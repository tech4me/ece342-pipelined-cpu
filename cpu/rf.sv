==> flow/design.v <==
module rf(
	input clk,
	input rst,
	input [2:0]addr, 
	input [15:0] data_in,
	input [2:0]rf_addr_A,
	input [2:0]rf_addr_B,
	input only_high,
	input write_en,
	output [15:0]rf_out_A,
	output [15:0]rf_out_B,
	output [7:0][15:0]rf
	);
logic [7:0]rf_load;
decoder decode_dut(
	.addr(addr),
	.addr_de(rf_load)	
	);
logic [7:0][15:0] regfile;
assign rf = regfile;
genvar i;
generate 
	for (i=0;i<8;i++) begin: regfileloop
		always_ff @(posedge clk) begin
			if(rst) begin
				regfile[i] <= 0;
			end else begin
				if(rf_load[i]&write_en)
					regfile[i]<=only_high? {data_in[15:8],regfile[i][7:0]} : data_in;
			end
		end
	end
endgenerate
inside_rf_mux inside_A(
	.regfile(regfile),
	.rf_addr(rf_addr_A),
	.rf_out(rf_out_A)
	);
inside_rf_mux inside_B(
	.regfile(regfile),
	.rf_addr(rf_addr_B),
	.rf_out(rf_out_B)
	);
endmodule  
module inside_rf_mux(
	input [7:0][15:0]regfile,
	input [2:0]rf_addr,
	output logic [15:0]rf_out
	);
always_comb begin
	case(rf_addr)
		3'd0:rf_out = regfile[0]; 
		3'd1:rf_out = regfile[1];
		3'd2:rf_out = regfile[2];
		3'd3:rf_out = regfile[3];
		3'd4:rf_out = regfile[4];
		3'd5:rf_out = regfile[5];
		3'd6:rf_out = regfile[6];
		3'd7:rf_out = regfile[7];
		default:rf_out = 16'd0;	
	endcase  
end
endmodule
module decoder(
	input [2:0]addr,
	output [7:0] addr_de
	);
assign addr_de[0]=(~addr[0])&(~addr[1])&(~addr[2]);
assign addr_de[1]=(addr[0])&(~addr[1])&(~addr[2]);
assign addr_de[2]=(~addr[0])&(addr[1])&(~addr[2]);
assign addr_de[3]=(addr[0])&(addr[1])&(~addr[2]);
assign addr_de[4]=(~addr[0])&(~addr[1])&(addr[2]);
assign addr_de[5]=(addr[0])&(~addr[1])&(addr[2]);
assign addr_de[6]=(~addr[0])&(addr[1])&(addr[2]);
assign addr_de[7]=(addr[0])&(addr[1])&(addr[2]);
endmodule  
# --- Step by step through the tools: rf ---
# What the tools print for rf, step after step.
# Lines are those of the file above, counted from 1.
# Operators carry their Yosys type and port widths (W data, S select, Z words).
# Library cell names are shortened.
setup:
  top: "rf"
  clk_port: "clk"
  cell_library: "sky130hd"
  pvt_corner: "tt_025C_1v80"

# --- Elaborated design ---
# Source: Yosys, flattened and elaborated, memories not mapped. Widths are those after wreduce. Registers that Yosys merges into a memory's read port (data or address) are not register bits. Print and check cells do not count. Equal cells are merged and count once.
bits:
  regBits: 128
  in_bits: 29
  output_inout_bits: 160
  elab_cells: 66
classes:
  equal: 14
  mux: 2
  bitwise: 24
  n_reduce_logical: 10
ops:
  columns: ["op", "count"]
  rows:
  - ["$pmux W16 S8", 2]
  - ["$eq A3 B3 Y1 const B", 8]
  - ["$and A1 B1 Y1", 20]
  - ["$reduce_and A2 Y1", 8]
  - ["$eq A3 B2 Y1 const B", 4]
  - ["$eq A3 B1 Y1 const B", 2]
  - ["$logic_not A3 Y1", 2]
  - ["$not A1 Y1", 4]

# --- Logic depth ---
# Depth = most cells in a row (Yosys ltp): at word level without a register or memory, in the mapped netlist without a sequential cell, where the memories' decode and read muxes count.
logic_depth:
  depth_word: 5
  ABC_AREA: 0
  depth_mapped: 7
  mapped_depth_nobuf: 4

# --- Synthesis result ---
# The flow's flattened synthesis, as Yosys stat reports it; memories are mapped. The netlist is that of the ABC_AREA named above (0 if unset); the other value can give another one.
by_type:
  columns: ["cell_type", "count", "area_total_um2"]
  rows:
  - ["dfxtp_1", 128, 2.56E+03]
  - ["mux2i_1", 68, 680.653]
  - ["nand2_1", 166, 623.098]
  - ["a21oi_1", 107, 535.514]
  - ["nor2_1", 104, 390.374]
  - ["a221oi_1", 38, 332.819]
  - ["a22o_1", 35, 306.544]
  - ["mux2_2", 19, 213.955]
  - ["clkbuf_1", 41, 153.898]
  - ["nand3_1", 28, 140.134]
  - ["a22oi_1", 15, 112.608]
  - ["inv_1", 28, 105.101]
  - ["buf_2", 19, 95.091]
  - ["buf_6", 6, 67.565]
  - ["nor3_4", 4, 65.062]
  - ["nor2b_1", 10, 62.56]
  - ["mux4_2", 2, 45.043]
  - ["buf_1", 9, 33.782]
# Other cell types: 23; their cells: 41.
synth_totals:
  stdcells: 868
  area_um2: 6840.3
  sequential_area_um2: 2562.5
  ff_cells: 128
  buf_cells: 78
# By module: a second synthesis without flattening, with its own total; a netlist apart from the flattened one above.
unflattened:
  cells_unflattened: 898
  area_unflattened_um2: 7642.3
# Rows give one instance, submodules left out.
by_module:
  columns: ["module", "instances", "n_cells", "mod_area_um2", "seq_area_um2"]
  rows:
  - ["rf", 1, 536, 5347.6, 2562.5]
  - ["inside_rf_mux", 2, 177, 1114.8, 0.0]
  - ["decoder", 1, 8, 65.1, 0.0]

# --- Path before layout ---
# Path of least setup slack by OpenSTA after synthesis, without wires, with an ideal clock, recovery checks aside; 20% of the period is set as input and as output delay. Where synthesis merged equal registers, the netlist keeps one of their names.
synth_timing:
  path_kind: "input -> output"
  startpoint: "input rf_addr_B[1]"
  endpoint: "output rf_out_B[0]"
  period_ns: 2.23
  in_delay_ns: 0.446
  output_delay_ns: 0.446
  launch_ns: 0.446
  arrival_time_ns: 1.537
  required_time_ns: 1.784
  path_slack_ns: 0.247
  delay_ns: 1.091
  path_stages: 6
  n_path_buf: 2
  period_less_setup_slack_ns: 1.983
# "delay_ns" = arrival - input delay + setup time.
# A path that ends at an output port has no setup time.
# "path_stages" counts driving pins, that of a launching flip-flop among them; a cell with two outputs on the path counts twice.
# "period_less_setup_slack_ns" = period - worst setup slack (recovery checks aside). The figure is calculated, with input and output delays left at 20% of the set period.
# The rows between start and end are the longest chain of elaborated cells between them; the timing report does not say that the signal goes this way. Where chains are equally long, one stands for them.
# A line is the first line of the expression or statement that the cell stems from. Yosys adds cells for indexed reads and writes and turns some case tables into memories.
synth_via:
  path_cell_list: "buf_6 -> buf_6 -> mux2_2 -> a22o_1 -> a221oi_1 -> nor2_1"
  elab_chain_len: 2
  cone_cells: 9
  lines_between: 1
  classes_between: "eq/ne (7); mux (1); reduce/logical (1)"
synth_lines:
  columns: ["element", "line_no", "text"]
  rows:
  - ["start, declared", 7, "input [2:0]rf_addr_B,"]
  - ["$eq A3 B3 Y1", 51, "case(rf_addr)"]
  - ["$pmux W16 S8", 51, null]
  - ["end, declared", 11, "output [15:0]rf_out_B,"]

# --- Worst path after layout ---
# Path of least setup slack in the final report of job 2 (OpenROAD, finished layout, wires in). Where an end is a register, its clock arrival counts in the times.
layout_timing:
  path_kind: "input -> output"
  startpoint: "input rf_addr_B[1]"
  endpoint: "output rf_out_B[6]"
  period_ns: 2.17
  in_delay_ns: 0.43
  output_delay_ns: 0.43
  launch_ns: 0.43
  arrival_time_ns: 1.73
  required_time_ns: 1.74
  path_slack_ns: 0.01
  path_stages: 7
  n_path_buf: 3
# The rows between start and end are the longest chain of elaborated cells between them; the timing report does not say that the signal goes this way. Where chains are equally long, one stands for them.
layout_via:
  path_cell_list: "buf_6 -> buf_12 -> mux2_2 -> a22o_1 -> a221oi_1 -> nor2_1 -> buf_2"
  elab_chain_len: 2
  cone_cells: 9
  lines_between: 1
  classes_between: "eq/ne (7); mux (1); reduce/logical (1)"
layout_lines:
  columns: ["element", "line_no", "text"]
  rows:
  - ["start, declared", 7, "input [2:0]rf_addr_B,"]
  - ["$eq A3 B3 Y1", 51, "case(rf_addr)"]
  - ["$pmux W16 S8", 51, null]
  - ["end, declared", 11, "output [15:0]rf_out_B,"]

# Flow measurements of rf on sky130hd: 2 stored runs with different settings, listed in no order. Input and output delays are each 20% of the period that was set; the output load is 0.01 pF.
# "period_less_ws_ns": clock period set for the run, less the worst setup slack. It is reckoned from that one timing run; input and output delays stay at 20% of the period that was set.
# "worstPathTime_ns" = time allowed to the worst setup path (clock period - input delay - output delay, where it has them) - its slack; a late launch clock adds to it, a late capture clock takes from it.
# By "fin_power_uw" is meant OpenSTA's value without simulated activity: inputs other than the clock are taken to toggle once in ten clock periods, and the tool carries that through the logic.
runs:
  - name: "job 1"
    settings:
      period_ns: 1.39
      CORE_UTILIZATION: 56
      SETUP_SLACK_MARGIN: 0.1
      PLACE_DENSITY_LB_ADDON: 0.28
      CORE_ASPECT_RATIO: 1.54
      CELL_PAD_IN_SITES_DETAIL_PLACEMENT: 0
      CTS_CLUSTER_SIZE: 32
      CAP_MARGIN: 35
      MIN_ROUTING_LAYER: "met2"
      CORE_MARGIN: 2
      SLEW_MARGIN: 20
    outcome: "did not finish, clock tree synthesis stopped with DPL-0038"
  - name: "job 2"
    settings:
      period_ns: 2.17
      CAP_MARGIN: 20
      CORE_MARGIN: 2
      CORE_UTILIZATION: 40
      SLEW_MARGIN: 20
    results:
      die_area_um2: 18163.0
      period_less_ws_ns: 2.161
      fin_power_uw: 6034
      worstPathTime_ns: 1.29
      critical_path_kind: "input -> output"
      finish.utilization_frac: 0.621
      holdWs_ns: 0.483
      post_synth_area_um2: 6840.3
      worst_setup_slack_ns: 0.009
